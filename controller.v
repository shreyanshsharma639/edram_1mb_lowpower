==> flow/design.v <==
`timescale 1ns / 1ps
module controller ( 
    input  wire        clk,
    input  wire        rst_n,
    input  wire [14:0] addr,
    input  wire        ce_n,
    input  wire        we_n,
    input  wire [15:0] bank_active_status,
    output reg  [15:0] bank_sel,
    output reg  [10:0] bank_addr,
    output reg         precharge_en,
    output reg         row_decode_en,
    output reg         col_decode_en,
    output reg         sense_amp_en,
    output reg         write_driver_en,
    output reg  [15:0] request_wakeup,
    output reg  [15:0] access_done
);
    parameter IDLE       = 3'b000;
    parameter WAIT_PMU   = 3'b001;
    parameter PRECHARGE  = 3'b010;
    parameter DECODE     = 3'b011;
    parameter ACCESS     = 3'b100;
    parameter FINISH     = 3'b101;
    parameter T_PRECHARGE_CYCLES = 2;
    parameter T_DECODE_CYCLES    = 1;
    parameter T_ACCESS_CYCLES    = 3;
    reg [2:0]  current_state;
    reg [2:0]  next_state;
    reg [14:0] captured_addr;
    reg        captured_we_n;
    reg [1:0]  timer_counter; 
    wire       timer_done;
    always @* begin
        case (current_state)
            IDLE: begin
                if (!ce_n)
                    next_state = WAIT_PMU;
                else
                    next_state = IDLE;
            end
            WAIT_PMU: begin
                if (bank_active_status[captured_addr[14:11]])
                    next_state = PRECHARGE;
                else
                    next_state = WAIT_PMU;
            end
            PRECHARGE: begin
                if (timer_done)
                    next_state = DECODE;
                else
                    next_state = PRECHARGE;
            end
            DECODE: begin
                if (timer_done)
                    next_state = ACCESS;
                else
                    next_state = DECODE;
            end
            ACCESS: begin
                if (timer_done)
                    next_state = FINISH;
                else
                    next_state = ACCESS;
            end
            FINISH: begin
                next_state = IDLE;
            end
            default: begin
                next_state = IDLE;
            end
        endcase
    end
    assign timer_done = (current_state == PRECHARGE && timer_counter >= T_PRECHARGE_CYCLES) ||
                        (current_state == DECODE    && timer_counter >= T_DECODE_CYCLES)    ||
                        (current_state == ACCESS    && timer_counter >= T_ACCESS_CYCLES);
    always @(posedge clk or negedge rst_n) begin
        if (!rst_n) begin
            current_state <= IDLE;
            timer_counter <= 0;
            captured_addr <= 0;
            captured_we_n <= 1'b1;
        end else begin
            current_state <= next_state;
            if (current_state == IDLE && next_state == WAIT_PMU) begin
                captured_addr <= addr;
                captured_we_n <= we_n;
            end
            if (next_state != current_state) begin
                timer_counter <= 1; 
            end else if (!timer_done) begin
                timer_counter <= timer_counter + 1;
            end
        end
    end
    always @* begin
        bank_sel        = 16'b0;
        bank_addr       = 11'b0;
        precharge_en    = 1'b0;
        row_decode_en   = 1'b0;
        col_decode_en   = 1'b0;
        sense_amp_en    = 1'b0;
        write_driver_en = 1'b0;
        request_wakeup  = 16'b0;
        access_done     = 16'b0;
        case (current_state)
            WAIT_PMU: begin
                bank_sel       = 1'b1 << captured_addr[14:11];
                bank_addr      = captured_addr[10:0];
                request_wakeup = 1'b1 << captured_addr[14:11];
            end
            PRECHARGE: begin
                bank_sel     = 1'b1 << captured_addr[14:11];
                bank_addr    = captured_addr[10:0];
                precharge_en = 1'b1;
            end
            DECODE: begin
                bank_sel        = 1'b1 << captured_addr[14:11];
                bank_addr       = captured_addr[10:0];
                row_decode_en   = 1'b1;
                col_decode_en   = 1'b1;
            end
            ACCESS: begin
                bank_sel        = 1'b1 << captured_addr[14:11];
                bank_addr       = captured_addr[10:0];
                row_decode_en   = 1'b1;
                col_decode_en   = 1'b1;
                if (captured_we_n) begin 
                    sense_amp_en = 1'b1;
                end else begin 
                    write_driver_en = 1'b1;
                end
            end
            FINISH: begin
                bank_sel    = 1'b1 << captured_addr[14:11];
                bank_addr   = captured_addr[10:0];
                access_done = 1'b1 << captured_addr[14:11];
            end
        endcase
    end
endmodule
* Reports on controller
What the tools print for controller, step after step.
Lines are those of the file above, counted from 1.
A cell with -- has no value.
- Top :: controller
- Clock input :: clk
- Standard-cell library :: sky130hd
- Library corner :: tt_025C_1v80

* After elaboration
Source: Yosys, flattened and elaborated, memories not mapped. Widths are those after wreduce. Registers that Yosys merges into a memory's read port (data or address) are not register bits. Print and check cells do not count.
- Register bits :: 21
- Cells after elaboration :: 45
- Input bits :: 35
- Reduce/logical cells :: 9
- Magnitude comparators :: 3
- Eq/ne operators :: 8
- $add $sub $neg :: 1
- Multiplexer cells :: 18
- Shift-type cells :: 2
** Operator list (count)
- two-way mux 16 bit :: 3
- << shifter 1 x 4 -> 16 bit with constant A :: 1
- variable part select 16 x 4 -> 1 bit :: 1
- case mux 3 bit (select 5 bit) :: 1
- two-way mux 11 bit :: 1
- two-way mux 1 bit :: 9
- == test 3 x 1 -> 1 bit with constant B :: 2
- == test 3 x 2 -> 1 bit with constant B :: 2
- == test 3 bit with constant B :: 2
- two-way mux 2 bit :: 3
- OR reduction 5 bit :: 1
- logical AND 1 bit :: 4
- >= comparator 2 bit with constant B :: 2
- != test 3 bit :: 1
- logical NOT 3 bit :: 1
- two-way mux 3 bit :: 1
- logical OR 1 bit :: 2
- adder 2 x 1 -> 2 bit with constant B :: 1
- >= comparator 2 x 1 -> 1 bit with constant B :: 1
- != test 2 x 1 -> 1 bit with constant B :: 1
- OR reduction 2 bit :: 1

* Logic depth
Yosys ltp: most cells in a row. Word level: on the elaborated netlist, between registers, memories and ports. Mapped: between sequential cells and ports; inverters and the memories' decode and read muxes count.
- Word-level depth :: 8
- ABC_AREA :: 0
- Depth in mapped cells :: 7
- Depth with buffers taken out :: 6

* Mapped cells and area
The flow's flattened synthesis, as Yosys stat reports it; memories are mapped. The netlist is that of the ABC_AREA named above (0 if unset); the other value can give another one.
The area totals of this step are shown rounded.
- Sequential part of the area :: 527 um^2
- Mapped area :: 1560 um^2
- Flip-flops :: 21
- Standard cells after synthesis :: 217
- Buffers :: 15
** Cells by type (count)
- sky130_fd_sc_hd__dfrtp_1 :: 20
- sky130_fd_sc_hd__nand2_1 :: 63
- sky130_fd_sc_hd__nor2_1 :: 55
- sky130_fd_sc_hd__mux4_2 :: 4
- sky130_fd_sc_hd__and2_1 :: 11
- sky130_fd_sc_hd__buf_6 :: 4
- sky130_fd_sc_hd__nand3_1 :: 8
- sky130_fd_sc_hd__ha_1 :: 3
- sky130_fd_sc_hd__nor2b_1 :: 6
- sky130_fd_sc_hd__dfstp_2 :: 1
- sky130_fd_sc_hd__buf_2 :: 5
- sky130_fd_sc_hd__o211a_1 :: 2
- sky130_fd_sc_hd__clkbuf_1 :: 5
- sky130_fd_sc_hd__a22oi_1 :: 2
- sky130_fd_sc_hd__o21a_1 :: 2
- sky130_fd_sc_hd__o21ai_0 :: 3
- sky130_fd_sc_hd__o21bai_1 :: 2
- sky130_fd_sc_hd__and3_1 :: 2
Not listed: further types 15, cells in them 19.

* Worst setup path after synthesis
Path of least setup slack by OpenSTA after synthesis, without wires, with an ideal clock, recovery checks aside; 20% of the period is set as input and as output delay. Where synthesis merged equal registers, the netlist keeps one of their names.
- Kind :: register to output
- From :: register current_state[1]
- To :: output port bank_sel[10]
- Time at the first pin :: 0 ps
- Data arrival time :: 1368 ps
- Output delay :: 434 ps
- Period :: 2170 ps
- Setup slack :: 368 ps
- Stages on the path :: 6
- Path delay :: 1368 ps
- Required time :: 1736 ps
- Synthesis period reached :: 1802 ps
"path delay" = arrival - input delay + setup time.
A path that ends at an output port has no setup time.
"stages on the path": output pins that drive a net of the path, with the launching flip-flop's if there is one; two outputs of one cell count as two.
"synthesis period reached" = period - worst setup slack (recovery checks aside). The figure is calculated, with input and output delays left at 20% of the set period.
The rows between start and end are the longest chain of elaborated cells between them; the timing report does not say that the signal goes this way. Where chains are equally long, one stands for them.
Each line given opens the expression or statement behind the cell; cells for indexed reads and writes are added by Yosys, which also makes memories of some case tables.
- Cells stage by stage :: sky130_fd_sc_hd__dfrtp_1 > sky130_fd_sc_hd__buf_6 > sky130_fd_sc_hd__or2_4 > sky130_fd_sc_hd__o21ai_1 > sky130_fd_sc_hd__buf_2 > sky130_fd_sc_hd__nor2_1
- Cells in the longest elaborated chain :: 3
** Ends and longest elaborated chain, after synthesis
- start, declared :: RTL line 28 : reg [2:0]  current_state;
- start, assigned :: RTL line 79 : current_state <= IDLE;
- start, assigned :: RTL line 84 : current_state <= next_state;
- == test 3 x 2 -> 1 bit :: RTL line 106 : case (current_state)
- OR reduction 5 bit
- two-way mux 16 bit :: RTL line 106
- end, declared :: RTL line 9 : output reg  [15:0] bank_sel,

* Path in the finished layout
Path of least setup slack in the final report of flow run A (OpenROAD, finished layout, wires in). Where an end is a register, its clock arrival counts in the times.
The path's times are printed in steps of 10 ps; the period is the one set.
- Kind :: register to output
- From :: register current_state[1]
- To :: output port access_done[7]
- Period :: 2150 ps
- Required time :: 1720 ps
- Time at the first pin :: 260 ps
- Setup slack :: -50 ps
- Output delay :: 430 ps
- Stages on the path :: 6
- Data arrival time :: 1770 ps
The rows between start and end are the longest chain of elaborated cells between them; the timing report does not say that the signal goes this way. Where chains are equally long, one stands for them.
- Cells stage by stage :: sky130_fd_sc_hd__dfrtp_1 > sky130_fd_sc_hd__nor2b_2 > sky130_fd_sc_hd__nand2_1 > sky130_fd_sc_hd__buf_4 > sky130_fd_sc_hd__nor2_1 > sky130_fd_sc_hd__clkdlybuf4s50_1
- Cells in the longest elaborated chain :: 2
** Ends and longest elaborated chain, after layout
- start, declared :: RTL line 28 : reg [2:0]  current_state;
- start, assigned :: RTL line 79 : current_state <= IDLE;
- start, assigned :: RTL line 84 : current_state <= next_state;
- == test 3 bit :: RTL line 106 : case (current_state)
- two-way mux 16 bit :: RTL line 106
- end, declared :: RTL line 17 : output reg  [15:0] access_done

Subject: flow runs of controller

Hi,

Design controller on sky130hd. What follows are 2 stored runs of the flow, each under its own settings; their order means nothing. The constraints put input and output delay at 20% of the set period each and load the outputs with 0.01 pF.
"achieved period": clock period set for the run, less the worst setup slack. It is reckoned from that one timing run; input and output delays stay at 20% of the period that was set.
"worst path time" means the part of the period allowed to the worst setup path (the constraints hold back 20% at inputs and 20% at outputs) less its slack; where the path has registers, the arrival times of their clocks count too.
By "total power after layout" is meant OpenSTA's value without simulated activity: inputs other than the clock are taken to toggle once in ten clock periods, and the tool carries that through the logic.
"worst path time" is known to 10 ps.
The measured numbers are rounded.

* Flow run A
** Files
==> flow/run.sh <==
#!/bin/bash
# the make line also repeats the synthesis and layout settings of config.mk as NAME=value (left out here)
make -C /OpenROAD-flow-scripts/flow DESIGN_CONFIG=/design/flow/config.mk WORK_HOME=/design/flow/orfs CLKGATE_MAP_FILE= finish
==> flow/config.mk <==
export PLATFORM = sky130hd
export DESIGN_NAME = controller
export DESIGN_NICKNAME = controller
export VERILOG_FILES = /design/flow/design.v
export SDC_FILE = /design/flow/constraint.sdc
export NUM_CORES = 4
export LEC_CHECK = 0
export CAP_MARGIN = 20
export CORE_MARGIN = 2
export CORE_UTILIZATION = 40
export SLEW_MARGIN = 20
==> flow/constraint.sdc <==
create_clock -name core_clock -period 2.15 [get_ports {clk}]
set_input_delay 0.4300 -clock core_clock [delete_from_list [all_inputs] [get_ports {clk}]]
set_output_delay 0.4300 -clock core_clock [all_outputs]
set_load 0.01 [all_outputs]
** Results
- Post-synthesis cell area :: 1560 um^2
- Achieved period :: 2202 ps
- Die size :: 4400 um^2
- Worst path time :: 1770 ps
- Class of the worst setup path :: register to output
- Setup slack of the worst path :: -52 ps
- Lowest hold slack :: 476 ps
- Std-cell area (final layout) :: 2720 um^2
- Total negative slack :: -106 ps
- Total power after layout :: 3.20 mW
- Utilization of the finished layout :: 0.737

* Flow run B
** Files
==> flow/run.sh <==
#!/bin/bash
# the make line also repeats the synthesis and layout settings of config.mk as NAME=value (left out here)
make -C /OpenROAD-flow-scripts/flow DESIGN_CONFIG=/design/flow/config.mk WORK_HOME=/design/flow/orfs CLKGATE_MAP_FILE= finish
==> flow/config.mk <==
export PLATFORM = sky130hd
export DESIGN_NAME = controller
export DESIGN_NICKNAME = controller
export VERILOG_FILES = /design/flow/design.v
export SDC_FILE = /design/flow/constraint.sdc
export NUM_CORES = 4
export LEC_CHECK = 0
export ABC_AREA = 0
export CAP_MARGIN = 20
export CELL_PAD_IN_SITES_GLOBAL_PLACEMENT = 1
export CORE_MARGIN = 2
export CORE_UTILIZATION = 44
export GPL_TIMING_DRIVEN = 1
export HOLD_SLACK_MARGIN = 0.14
export PLACE_DENSITY_LB_ADDON = 0.16
export SETUP_SLACK_MARGIN = 0.51
export SLEW_MARGIN = 35
==> flow/constraint.sdc <==
create_clock -name core_clock -period 1.81 [get_ports {clk}]
set_input_delay 0.3620 -clock core_clock [delete_from_list [all_inputs] [get_ports {clk}]]
set_output_delay 0.3620 -clock core_clock [all_outputs]
set_load 0.01 [all_outputs]
** Results
Did not finish, placement stopped with FLW-0024.

Regards
