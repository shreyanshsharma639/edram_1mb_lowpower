==> flow/design.v <==
`timescale 1ns / 1ps
module power_management_unit (    
    input  wire        clk,
    input  wire        rst_n, 
    input  wire [15:0] request_wakeup,
    input  wire [15:0] access_done, 
    output wire [15:0] power_gate_en,
    output wire [15:0] rbb_en,
    output wire [15:0] bank_active_status
);
    parameter DEEP_SLEEP = 2'b00;
    parameter STANDBY    = 2'b01;
    parameter ACTIVE     = 2'b10;
    parameter T_WAKEUP_CYCLES      = 50;
    parameter T_IDLE_CYCLES        = 150;
    parameter T_DEEP_SLEEP_CYCLES  = 1000;
    reg [1:0]  current_state [15:0];
    reg [1:0]  next_state [15:0];
    reg [$clog2(T_WAKEUP_CYCLES)-1:0]      wakeup_timer [15:0];
    reg [$clog2(T_IDLE_CYCLES)-1:0]        idle_timer [15:0];
    reg [$clog2(T_DEEP_SLEEP_CYCLES)-1:0]  deep_sleep_timer [15:0];
    genvar i;
    generate
        for (i = 0; i < 16; i = i + 1) begin : bank_fsm
            wire wakeup_timer_done;
            wire idle_timer_done;
            wire deep_sleep_timer_done;
            always @* begin
                case (current_state[i])
                    DEEP_SLEEP: begin
                        if (request_wakeup[i])
                            next_state[i] = STANDBY;
                        else
                            next_state[i] = DEEP_SLEEP;
                    end
                    STANDBY: begin
                        if (wakeup_timer_done)
                            next_state[i] = ACTIVE;
                        else if (deep_sleep_timer_done)
                            next_state[i] = DEEP_SLEEP;
                        else
                            next_state[i] = STANDBY;
                    end
                    ACTIVE: begin
                        if (idle_timer_done && !request_wakeup[i])
                            next_state[i] = STANDBY;
                        else
                            next_state[i] = ACTIVE;
                    end
                    default: begin
                        next_state[i] = DEEP_SLEEP;
                    end
                endcase
            end
            always @(posedge clk or negedge rst_n) begin
                if (!rst_n) begin
                    current_state[i]    <= DEEP_SLEEP;
                    wakeup_timer[i]     <= 0;
                    idle_timer[i]       <= 0;
                    deep_sleep_timer[i] <= 0;
                end else begin                  
                    current_state[i] <= next_state[i];                  
                    if (current_state[i] == DEEP_SLEEP && next_state[i] == STANDBY) begin
                        wakeup_timer[i] <= 1;
                    end else if (current_state[i] == STANDBY && wakeup_timer[i] > 0 && !wakeup_timer_done) begin
                        wakeup_timer[i] <= wakeup_timer[i] + 1;
                    end else begin
                        wakeup_timer[i] <= 0;
                    end                   
                    if (request_wakeup[i] && current_state[i] == ACTIVE) begin
                        idle_timer[i] <= 0; 
                    end else if (access_done[i] && current_state[i] == ACTIVE) begin
                        idle_timer[i] <= 1; 
                    end else if (current_state[i] == ACTIVE && idle_timer[i] > 0 && !idle_timer_done) begin
                        idle_timer[i] <= idle_timer[i] + 1; 
                    end else begin
                        idle_timer[i] <= 0; 
                    end                    
                    if (current_state[i] == ACTIVE && next_state[i] == STANDBY) begin
                        deep_sleep_timer[i] <= 1;
                    end else if (current_state[i] == STANDBY && deep_sleep_timer[i] > 0 && !deep_sleep_timer_done) begin
                        deep_sleep_timer[i] <= deep_sleep_timer[i] + 1;
                    end else begin
                        deep_sleep_timer[i] <= 0; 
                    end
                end
            end
            assign bank_active_status[i] = (current_state[i] == ACTIVE);
            assign power_gate_en[i]      = (current_state[i] != DEEP_SLEEP);
            assign rbb_en[i]             = (current_state[i] == STANDBY);
            assign wakeup_timer_done     = (wakeup_timer[i] >= T_WAKEUP_CYCLES);
            assign idle_timer_done       = (idle_timer[i]   >= T_IDLE_CYCLES);
            assign deep_sleep_timer_done = (deep_sleep_timer[i] >= T_DEEP_SLEEP_CYCLES);
        end
    endgenerate
endmodule
Tool chain data of power_management_unit --
Tool output for the design above, in the order of the flow. Lines are those of the file above, counted from 1. Operators: Yosys type, input widths -> output width; for muxes data width and select width s. The mark -- stands for no value.
Set-up: top power_management_unit, clock clk, standard-cell library sky130hd, corner tt_025C_1v80

After elaboration --
Counts by Yosys on the flattened word-level netlist (proc, flatten, opt, wreduce). Print and check cells are left out. Cells with the same type and inputs are merged into one.
Storage and ports: output and inout port bits 48, bits in registers 416
Cells by class: reduce/logical cells 272, eq/ne operators 48, $add $sub $neg 48, $lt $le $gt $ge 96, mux-type cells 192
Operators by type and width (count):
- $mux 8 | 48
- $mux 10 | 32
- $mux 6 | 32
- $logic_and 1x1->1 | 176
- $add 10x1->10 const B | 16
- $gt 10x1->1 const B | 16
- $ge 10x10->1 const B | 16
- $add 8x1->8 const B | 16
- $gt 8x1->1 const B | 16
- $ge 8x8->1 const B | 16
- $add 6x1->6 const B | 16
- $gt 6x1->1 const B | 16
- $ge 6x6->1 const B | 16
- $pmux 2 s3 | 16
- $logic_not 1->1 | 64
- $eq 2x1->1 const B | 32
- $mux 2 | 32
- $eq 2x2->1 const B | 16
- $logic_not 2->1 | 16
- $reduce_bool 2->1 | 16
- $mux 1 | 32

Logic depth --
Longest topological path by Yosys (ltp), each cell counted once; first at word level (registers and memories cut), then after technology mapping (sequential cells cut; the memories' decode and read muxes count).
Logic depth: depth in word-level cells 7, ABC_AREA 0, depth in mapped cells 7, depth with buffers taken out 6

Mapped cells and area --
Yosys stat after the flow's synthesis: flattened, memories mapped to cells. It holds for the ABC_AREA given above (unset counts as 0); a run with the other value may have another netlist. The area totals of this step are shown rounded.
Cells by type:
- sky130_fd_sc_hd__dfrtp_1 | count 416, total area 1.04E+04 um2
- sky130_fd_sc_hd__nor2_1 | count 456, total area 1.71E+03 um2
- sky130_fd_sc_hd__ha_1 | count 128, total area 1.6E+03 um2
- sky130_fd_sc_hd__xnor2_1 | count 126, total area 1.1E+03 um2
- sky130_fd_sc_hd__xor2_1 | count 114, total area 998.458 um2
- sky130_fd_sc_hd__nand3_1 | count 138, total area 690.662 um2
- sky130_fd_sc_hd__inv_1 | count 181, total area 679.402 um2
- sky130_fd_sc_hd__nand2_1 | count 133, total area 499.229 um2
- sky130_fd_sc_hd__nor3_1 | count 78, total area 390.374 um2
- sky130_fd_sc_hd__o21ai_0 | count 60, total area 300.288 um2
- sky130_fd_sc_hd__nor4b_1 | count 26, total area 227.718 um2
- sky130_fd_sc_hd__o21a_1 | count 27, total area 202.694 um2
- sky130_fd_sc_hd__a31o_2 | count 18, total area 157.651 um2
- sky130_fd_sc_hd__nand4_1 | count 25, total area 156.4 um2
- sky130_fd_sc_hd__nand2b_1 | count 24, total area 150.144 um2
- sky130_fd_sc_hd__nor4_1 | count 23, total area 143.888 um2
- sky130_fd_sc_hd__nor2b_1 | count 21, total area 131.376 um2
- sky130_fd_sc_hd__o211ai_1 | count 17, total area 127.622 um2
Other cell types: 41; their cells: 228.
Synthesis totals: buffers 20, mapped cells 2239, mapped area 21300 um2, flip-flops 416

Timing after synthesis --
Source: OpenSTA report_checks on the synthesized netlist (no wires, ideal clock, input and output delay 20% of the period each), path of least setup slack; recovery checks are left aside. Register names are those of the netlist, which keeps one name where synthesis merged equal registers.
Timing after synthesis: path type reg-to-reg, start point register idle_timer[14][0], end point register current_state[14][0], launch time at the first pin 0.000 ns, stages 7, path buffers 0, data required time 2.356 ns, arrival time 1.524 ns, path delay 1.668 ns, period 2.5 ns, setup slack 0.831 ns, synthesis period reached 1.669 ns
"path delay" = arrival - input delay + setup time. "stages" counts driving pins, that of a launching flip-flop among them; a cell with two outputs on the path counts twice. "synthesis period reached" = period - worst setup slack (recovery checks aside). The figure is calculated, with input and output delays left at 20% of the set period. Between the ends stands the longest chain of elaborated cells between them, by number of cells; it is not shown to be the way that was timed. Of several equally long chains one is given. A line is the first line of the expression or statement that the cell stems from. Yosys adds cells for indexed reads and writes and turns some case tables into memories. At most two assigning lines are given for a register; there are more.
Between the ends, after synthesis: cell sequence sky130_fd_sc_hd__dfrtp_1 > sky130_fd_sc_hd__inv_1 > sky130_fd_sc_hd__ha_1 > sky130_fd_sc_hd__o21a_1 > sky130_fd_sc_hd__o21a_1 > sky130_fd_sc_hd__o311ai_0 > sky130_fd_sc_hd__o211ai_1, cells in the longest elaborated chain 4, elaborated cells on any way between the ends 4, RTL lines with such cells 3, classes of those cells 1 x compare; 2 x mux; 1 x reduce/logical
Ends and longest elaborated chain, after synthesis:
- from (decl) | line 20 | reg [$clog2(T_IDLE_CYCLES)-1:0]        idle_timer [15:0];
- from (assign) | line 59 | idle_timer[i]       <= 0;
- from (assign) | line 75 | idle_timer[i] <= idle_timer[i] + 1;
- $ge 8x8->1 | line 92 | assign idle_timer_done       = (idle_timer[i]   >= T_IDLE_CYCLES);
- $logic_and 1x1->1 | line 45 | if (idle_timer_done && !request_wakeup[i])
- $mux 2 | line 45
- $pmux 2 s3 | line 29 | case (current_state[i])
- to (assign) | line 57 | current_state[i]    <= DEEP_SLEEP;
- to (assign) | line 62 | current_state[i] <= next_state[i];
- to (decl) | line 17 | reg [1:0]  current_state [15:0];

Path in the finished layout --
Path of least setup slack in the final report of run 1 (OpenROAD, finished layout, wires in). Where an end is a register, its clock arrival counts in the times.
Timing after layout: path type reg-to-output, start point register current_state[4][1], end point output rbb_en[4], stages 4, data required time 1.87 ns, launch time at the first pin 0.58 ns, external output delay 0.47 ns, arrival time 1.95 ns, setup slack -0.08 ns, period 2.34 ns, path buffers 1
Between the ends stands the longest chain of elaborated cells between them, by number of cells; it is not shown to be the way that was timed. Of several equally long chains one is given.
Between the ends, after layout: cell sequence sky130_fd_sc_hd__dfrtp_1 > sky130_fd_sc_hd__or2b_2 > sky130_fd_sc_hd__inv_1 > sky130_fd_sc_hd__clkdlybuf4s50_1, cells in the longest elaborated chain 1, elaborated cells on any way between the ends 1, classes of those cells 1 x eq/ne
Ends and longest elaborated chain, after layout:
- from (decl) | line 17 | reg [1:0]  current_state [15:0];
- from (assign) | line 57 | current_state[i]    <= DEEP_SLEEP;
- from (assign) | line 62 | current_state[i] <= next_state[i];
- $eq 2x1->1 | line 90 | assign rbb_en[i]             = (current_state[i] == STANDBY);
- to (decl) | line 8 | output wire [15:0] rbb_en,

==> runs of power_management_unit <==
Flow measurements of power_management_unit on sky130hd: 2 stored runs with different settings, listed in no order. Input and output delays are each 20% of the period that was set; the output load is 0.01 pF.
"period reached" means the clock period less the worst setup slack. The figure is calculated, with input and output delays left at 20% of the set period.
"worst path time": the worst setup path's part of the clock period (all of it between registers, 20% less for each end at a port) less its slack. A launch clock that arrives late makes it longer, a capture clock that arrives late makes it shorter.
"power" is the tool's figure for a default switching activity; nothing was simulated.
Results are given in rounded form.

[run 1] flow files
==> flow/run.sh <==
#!/bin/bash
# the make line also repeats the synthesis and layout settings of config.mk as NAME=value (left out here)
make -C /OpenROAD-flow-scripts/flow DESIGN_CONFIG=/design/flow/config.mk WORK_HOME=/design/flow/orfs CLKGATE_MAP_FILE= finish
==> flow/config.mk <==
export PLATFORM = sky130hd
export DESIGN_NAME = power_management_unit
export DESIGN_NICKNAME = power_management_unit
export VERILOG_FILES = /design/flow/design.v
export SDC_FILE = /design/flow/constraint.sdc
export NUM_CORES = 4
export LEC_CHECK = 0
export ABC_AREA = 0
export CAP_MARGIN = 20
export CORE_MARGIN = 2
export CORE_UTILIZATION = 36
export CTS_CLUSTER_DIAMETER = 80
export CTS_CLUSTER_SIZE = 18
export MAX_ROUTING_LAYER = met5
export PLACE_DENSITY = 0.46
export SETUP_SLACK_MARGIN = -0.22
export SLEW_MARGIN = 10
export TNS_END_PERCENT = 30
==> flow/constraint.sdc <==
create_clock -name core_clock -period 2.34 [get_ports {clk}]
set_input_delay 0.4680 -clock core_clock [delete_from_list [all_inputs] [get_ports {clk}]]
set_output_delay 0.4680 -clock core_clock [all_outputs]
set_load 0.01 [all_outputs]

[run 1] result: mapped cell area after synthesis 21,300 um2; overall die area 61,200 um2; area of the standard cells in the finished layout 24,300 um2; lowest setup slack -0.081 ns; total negative slack -0.284 ns; power 14.1 mW; period reached 2.421 ns; worst path time 1.95 ns; critical path kind reg-to-output

[run 2] flow files
==> flow/run.sh <==
#!/bin/bash
# the make line also repeats the synthesis and layout settings of config.mk as NAME=value (left out here)
make -C /OpenROAD-flow-scripts/flow DESIGN_CONFIG=/design/flow/config.mk WORK_HOME=/design/flow/orfs CLKGATE_MAP_FILE= finish
==> flow/config.mk <==
export PLATFORM = sky130hd
export DESIGN_NAME = power_management_unit
export DESIGN_NICKNAME = power_management_unit
export VERILOG_FILES = /design/flow/design.v
export SDC_FILE = /design/flow/constraint.sdc
export NUM_CORES = 4
export LEC_CHECK = 0
export CAP_MARGIN = 35
export CELL_PAD_IN_SITES_GLOBAL_PLACEMENT = 2
export CORE_MARGIN = 2
export CORE_UTILIZATION = 57
export CTS_CLUSTER_DIAMETER = 347
export GPL_ROUTABILITY_DRIVEN = 0
export HOLD_SLACK_MARGIN = 0.09
export MAX_ROUTING_LAYER = met4
export MIN_ROUTING_LAYER = met1
export PLACE_DENSITY_LB_ADDON = 0.26
export SLEW_MARGIN = 25
==> flow/constraint.sdc <==
create_clock -name core_clock -period 0.972 [get_ports {clk}]
set_input_delay 0.1944 -clock core_clock [delete_from_list [all_inputs] [get_ports {clk}]]
set_output_delay 0.1944 -clock core_clock [all_outputs]
set_load 0.01 [all_outputs]

[run 2] result: unfinished; error FLW-0024 in placement
